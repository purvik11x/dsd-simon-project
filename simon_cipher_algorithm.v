==> flow/design.v <==
`timescale 1ns/1ps
module keyscheduling #(parameter N=48, M=2)
(
    input  [(N*M-1):0] key,
    input  [6:0]       i,
    output reg [(N-1):0] key_i
);
    reg [N-1:0] temp, rot1, rot3;
    reg [7:0] index;
    localparam [0:61] z_2 = 62'b10101111011100000011010010011000101000010001111110010110110011;
    always @(*) begin
        if (i < M)
            key_i = key[(N*(i+1)-1) -: N];   
        else begin
            temp  = {key[2:0], key[N-1:3]}; 
            rot3  = temp;
            rot1  = {rot3[0], rot3[N-1:1]};  
            index = (i-M) < 62 ? (i-M) : (i-M)-62;
            key_i = ~key[N-1:0] ^ temp ^ z_2[index] ^ 2'b11;
        end
    end
endmodule
`timescale 1ns/1ps
module roundfunction #(parameter N=48,M=2)  
(input [(2*N-1):0] x,
 input [(N-1):0] k,
 output [(2*N-1):0] y );
 wire [N-1:0] x0,x1,lr1,lr2,lr8;
 assign x0 = x[N-1:0];
 assign x1 = x[2*N-1:N];
 assign y[N-1:0] = x1;
 assign lr1 = {x1[N-2:0],x1[N-1]};
 assign lr2 = {x1[N-3:0],x1[N-1:N-2]};
 assign lr8 = {x1[N-9:0],x1[N-1:N-8]};
 assign y[2*N-1:N] = x0^(((lr1 & lr8)^lr2)^k);
endmodule
`timescale 1ns/1ps
module simon_96_96 (
    input               clk,
    input               rst,
    input               en,
    input  [95:0]       plaintext,      
    input  [95:0]       key,            
    output reg [95:0]   ciphertext,
    output              done
);
    localparam N = 48;           
    localparam M = 2;            
    localparam ROUNDS = 52;      
    localparam S_IDLE   = 2'b00;
    localparam S_ENABLE = 2'b01;
    localparam S_BUSY   = 2'b10;
    localparam S_DONE   = 2'b11;
    reg [1:0]  state, next_state;
    reg [7:0]  round_cnt, next_round_cnt;
    reg  [95:0] x;           
    wire [95:0] y;           
    wire [47:0] key_i;       
    reg [47:0] key_schedule [0:ROUNDS-1];
    roundfunction #(N, M) RF (
        .x(x),
        .k(key_i),
        .y(y)
    );
    wire [95:0] key_feed = (round_cnt < M) ?
                            key :
                            { key_schedule[round_cnt],
                              key_schedule[round_cnt-1] };
    keyscheduling #(N, M) KS (
        .key(key_feed),
        .i(round_cnt),
        .key_i(key_i)
    );
    wire [47:0] k_selected =
        (round_cnt < M) ?
        key[(round_cnt+1)*N-1 -: N] :      
        key_schedule[round_cnt];           
    assign next_round_cnt =
        (state == S_ENABLE) ? 0 :
        (state == S_BUSY)   ? round_cnt + 1 :
                              round_cnt;
    assign next_state =
        rst               ? S_IDLE :
        en                ? S_ENABLE :
        (state == S_ENABLE) ? S_BUSY :
        (state == S_BUSY && round_cnt < (ROUNDS-1)) ? S_BUSY :
        (state == S_BUSY && round_cnt == (ROUNDS-1)) ? S_DONE :
        (state == S_DONE) ? S_DONE :
                            S_IDLE;
    assign done = (state == S_DONE);
    wire [95:0] next_x =
        (state == S_ENABLE) ? plaintext :
        y;
    wire [95:0] next_ciphertext =
        (en == 1) ? 0 :
        (state == S_BUSY && next_state == S_DONE) ? y :
        ciphertext;
    always @(posedge clk) begin
        if (rst) begin
            state        <= S_IDLE;
            round_cnt    <= 0;
            x            <= 0;
            ciphertext   <= 0;
        end
        else begin
            state        <= next_state;
            round_cnt    <= next_round_cnt;
            x            <= next_x;
            ciphertext   <= next_ciphertext;
            if (state == S_ENABLE)
                key_schedule[0] <= key[47:0];
            else if (state == S_BUSY)
                key_schedule[next_round_cnt] <= key_i;
        end
    end
endmodule
## From RTL to reports: simon_96_96

Tool output for the design above, in the order of the flow.
Lines are those of the file above, counted from 1.
Operators: Yosys type, input widths -> output width; for muxes data width and select width s.
Cell names lack the library's common part.
Not given: --

- Top module: simon_96_96
- Clock: clk
- Cell library: sky130hd
- Timing corner: tt_025C_1v80

## Word level

Yosys after proc, flatten, opt, wreduce and memory -nomap, before mapping. Print and check cells are not counted. Equal cells are merged and count once.
Memory sizes are those after Yosys's memory passes, which may raise the word count (mostly to a power of two), join words into wider ones and drop unused or constant bits.

- Flip-flop bits (word level): 202
- RAM bits: 2,496
- Clocked read ports x word width: 48
- Memories: 1
- Input port bits: 195
- Output and inout port bits: 97
- Cells after elaboration: 68

Memory list:

| name | words | width | rd ports | write ports | RTL line | text |
|---|---|---|---|---|---|---|
| key_schedule | 52 | 48 | 2 | 1 | 59 | `reg [47:0] key_schedule [0:ROUNDS-1];` |

- Add/subtract/negate cells: 9
- Multiply operators: 1
- Order comparisons: 4
- Eq/ne operators: 5
- Shift operators: 2
- Muxes and demuxes: 29
- Bitwise logic cells: 8
- Reductions and logical operators: 5

Operators with widths:

| cell | number |
|---|---|
| $mux 48 | 7 |
| $xor 48x48->48 | 4 |
| $mux 96 | 2 |
| $shiftx 96x32->48 | 1 |
| $mul 2x32->28 const A | 1 |
| $shiftx 62x32->1 const A | 1 |
| $xor 48x1->48 | 1 |
| $and 48x48->48 | 1 |
| $not 48->48 | 1 |
| $reduce_or 48->1 | 1 |
| $add 32x1->32 const B | 1 |
| $sub 32x1->32 const B | 1 |
| $sub 32x6->32 const B | 1 |
| $lt 32x6->1 const B | 1 |
| $mux 6 | 5 |
| $mux 8 | 3 |
| $mux 2 | 6 |
| $sub 6x8->9 const A | 1 |
| $add 7x1->8 const B | 1 |
| $sub 7x2->8 const B | 1 |
| $add 8x1->8 const B | 1 |
| $lt 8x2->1 const B | 1 |
| $sub 8x6->8 const B | 1 |
| $lt 8x6->1 const B | 1 |
| $eq 8x6->1 const B | 1 |
| $lt 7x2->1 const B | 1 |
| $eq 2x2->1 const B | 3 |
| $sub 6x1->6 const B | 1 |

Not listed: further kinds 5, cells in them 12.

## Longest topological paths

Depth = most cells in a row (Yosys ltp): at word level without a register or memory, in the mapped netlist without a sequential cell, where the memories' decode and read muxes count.

- Depth after elaboration: 12
- ABC_AREA: 0
- Gate-level depth with buffers: 29
- Mapped depth without buffers: 20

## Synthesis result

The flow's flattened synthesis, as Yosys stat reports it; memories are mapped. The netlist is that of the ABC_AREA named above (0 if unset); the other value can give another one.

- Cells in the netlist: 7,674
- Cell area after synthesis: 132,026.6 um^2
- Area of sequential cells: 79,015.8 um^2
- Flip-flops: 2,699
- Buffer cells: 599

Cells by type:

| cell type | number | total area (um^2) |
|---|---|---|
| edfxtp_1 | 2,496 | 7.5E+04 |
| mux4_2 | 1,199 | 2.7E+04 |
| dfxtp_1 | 203 | 4.06E+03 |
| mux2i_1 | 329 | 3.29E+03 |
| nand2_1 | 718 | 2.7E+03 |
| mux4_1 | 66 | 1.73E+03 |
| xnor2_1 | 174 | 1.52E+03 |
| nor2_1 | 326 | 1.22E+03 |
| a21oi_1 | 240 | 1.2E+03 |
| buf_6 | 100 | 1,126.08 |
| o21ai_0 | 213 | 1.07E+03 |
| mux2_2 | 92 | 1.04E+03 |
| a211oi_1 | 109 | 818.285 |
| clkbuf_1 | 166 | 623.098 |
| buf_2 | 124 | 620.595 |
| nand3_1 | 118 | 590.566 |
| buf_4 | 75 | 563.04 |
| buf_8 | 35 | 525.504 |

Other cell types: 90; their cells: 891.
By module: a second synthesis without flattening, with its own total; a netlist apart from the flattened one above.

- Cell total of the unflattened synthesis: 7,446
- Area (unflattened synthesis): 130,532.7 um^2

Rows give one instance, submodules left out.

Modules:

| module | instances | cells | area (um^2) | sequential area (um^2) |
|---|---|---|---|---|
| simon_96_96 | 1 | 6,718 | 124,480.6 | 79,015.8 |
| keyscheduling | 1 | 536 | 4,010.1 | 0.0 |
| roundfunction | 1 | 192 | 2,042.0 | 0.0 |

## Worst setup path after synthesis

Path of least setup slack by OpenSTA after synthesis, without wires, with an ideal clock, recovery checks aside; 20% of the period is set as input and as output delay. Where synthesis merged equal registers, the netlist keeps one of their names.

- Path kind: register to register
- Start: reg round_cnt[0]
- End: mem key_schedule[0][5]
- Period: 7.82 ns
- Setup time: 0.609 ns
- Launch time at the first pin: 0.000 ns
- Arrival: 6.981 ns
- Data required time: 7.211 ns
- Slack: 0.231 ns
- Path delay: 7.590 ns
- Driving pins on the path: 24
- Path buffers: 14
- Synthesis period reached: 7.589 ns

"path delay" is the arrival time less input delay plus setup time.
"driving pins on the path": output pins that drive a net of the path, with the launching flip-flop's if there is one; two outputs of one cell count as two.
"synthesis period reached" = period - worst setup slack (recovery checks aside). The figure is calculated, with input and output delays left at 20% of the set period.

- Path through: dfxtp_1 buf_6 buf_8 buf_12 buf_8 inv_2 buf_4 buf_2 buf_6 clkbuf_8 clkbuf_8 ha_1 buf_4 buf_4 buf_2 buf_2 clkbuf_1 mux4_2 mux4_2 a21oi_1 a21oi_1 xnor2_1 a221o_1 o21ai_0

Ends and longest elaborated chain, after synthesis:

| what | RTL line | text |
|---|---|---|
| start, declared | 55 | `reg [7:0]  round_cnt, next_round_cnt;` |
| start, assigned | 101 | `round_cnt    <= 0;` |
| start, assigned | 107 | `round_cnt    <= next_round_cnt;` |
| end, declared | 59 | `reg [47:0] key_schedule [0:ROUNDS-1];` |

Chain of elaborated cells between the ends: none given.

## Worst path after layout

From the final timing report of flow run 1: the path of least setup slack in the routed layout; clock arrival at registers is part of the times.

- Path kind: register to register
- Start: reg round_cnt[1]
- End: mem key_schedule[28][8]
- Period: 9.15 ns
- Setup time: 0.27 ns
- Launch time at the first pin: 0.90 ns
- Arrival: 8.75 ns
- Data required time: 9.77 ns
- Slack: 1.02 ns
- Driving pins on the path: 16
- Path buffers: 2

- Path through: dfxtp_4 clkinv_2 ha_1 a21boi_2 xnor2_2 buf_4 mux4_2 a211oi_2 mux2i_1 nand2_1 a31oi_1 o21a_1 a21oi_1 nand2_1 nand2_1 buf_4

Ends and longest elaborated chain, post-layout:

| what | RTL line | text |
|---|---|---|
| start, declared | 55 | `reg [7:0]  round_cnt, next_round_cnt;` |
| start, assigned | 101 | `round_cnt    <= 0;` |
| start, assigned | 107 | `round_cnt    <= next_round_cnt;` |
| end, declared | 59 | `reg [47:0] key_schedule [0:ROUNDS-1];` |

Chain of elaborated cells between the ends: none given.

# Flow runs of simon_96_96

2 stored runs of simon_96_96 in the flow (synthesis by Yosys, layout by OpenROAD, sky130hd cells), in arbitrary order. Constraints: input delay and output delay 20% of the set period each, output load 0.01 pF.
"period reached" is the run's clock period less its worst setup slack. It is reckoned from that one timing run; input and output delays stay at 20% of the period that was set.
By "time on the worst setup path" is meant the share of the clock period that the worst setup path is allowed (20% is reserved at inputs, 20% at outputs), minus its slack. Clock arrival times at its registers enter into it.
"total power after layout": no workload was simulated; the value follows from the tool's default switching activity.
Settings: -- = not set for that run.

| name | flow run 1 | flow run 2 |
|---|---|---|
| period_ns | 9.15 | 6.38 |
| SETUP_SLACK_MARGIN | 0.81 | 0.08 |
| CAP_MARGIN | 20 | 20 |
| CORE_MARGIN | 2 | 5 |
| CORE_UTILIZATION | 40 | 23 |
| SLEW_MARGIN | 20 | 0 |
| PLACE_DENSITY | -- | 0.36 |
| CELL_PAD_IN_SITES_DETAIL_PLACEMENT | -- | 2 |
| GPL_TIMING_DRIVEN | -- | 1 |
| MIN_ROUTING_LAYER | -- | met2 |
| cell area after synthesis (um^2) | 132,026.6 | 132,026.6 |
| full die area (um^2) | 334,680.0 | 589,279.0 |
| standard-cell area after layout (um^2) | 149,471.0 | 158,678.0 |
| utilization after routing (%) | 45.6 | 27.7 |
| setup slack of the worst path (ns) | 1.018 | 0.023 |
| summed negative setup slack (ns) | 0.000 | 0.000 |
| final worst hold slack (ns) | 0.454 | 0.459 |
| total power after layout (µW) | 28,121 | 43,177 |
| period reached (ns) | 8.132 | 6.357 |
| time on the worst setup path (ns) | 8.13 | 6.36 |
| type of the worst setup path | register to register | register to register |
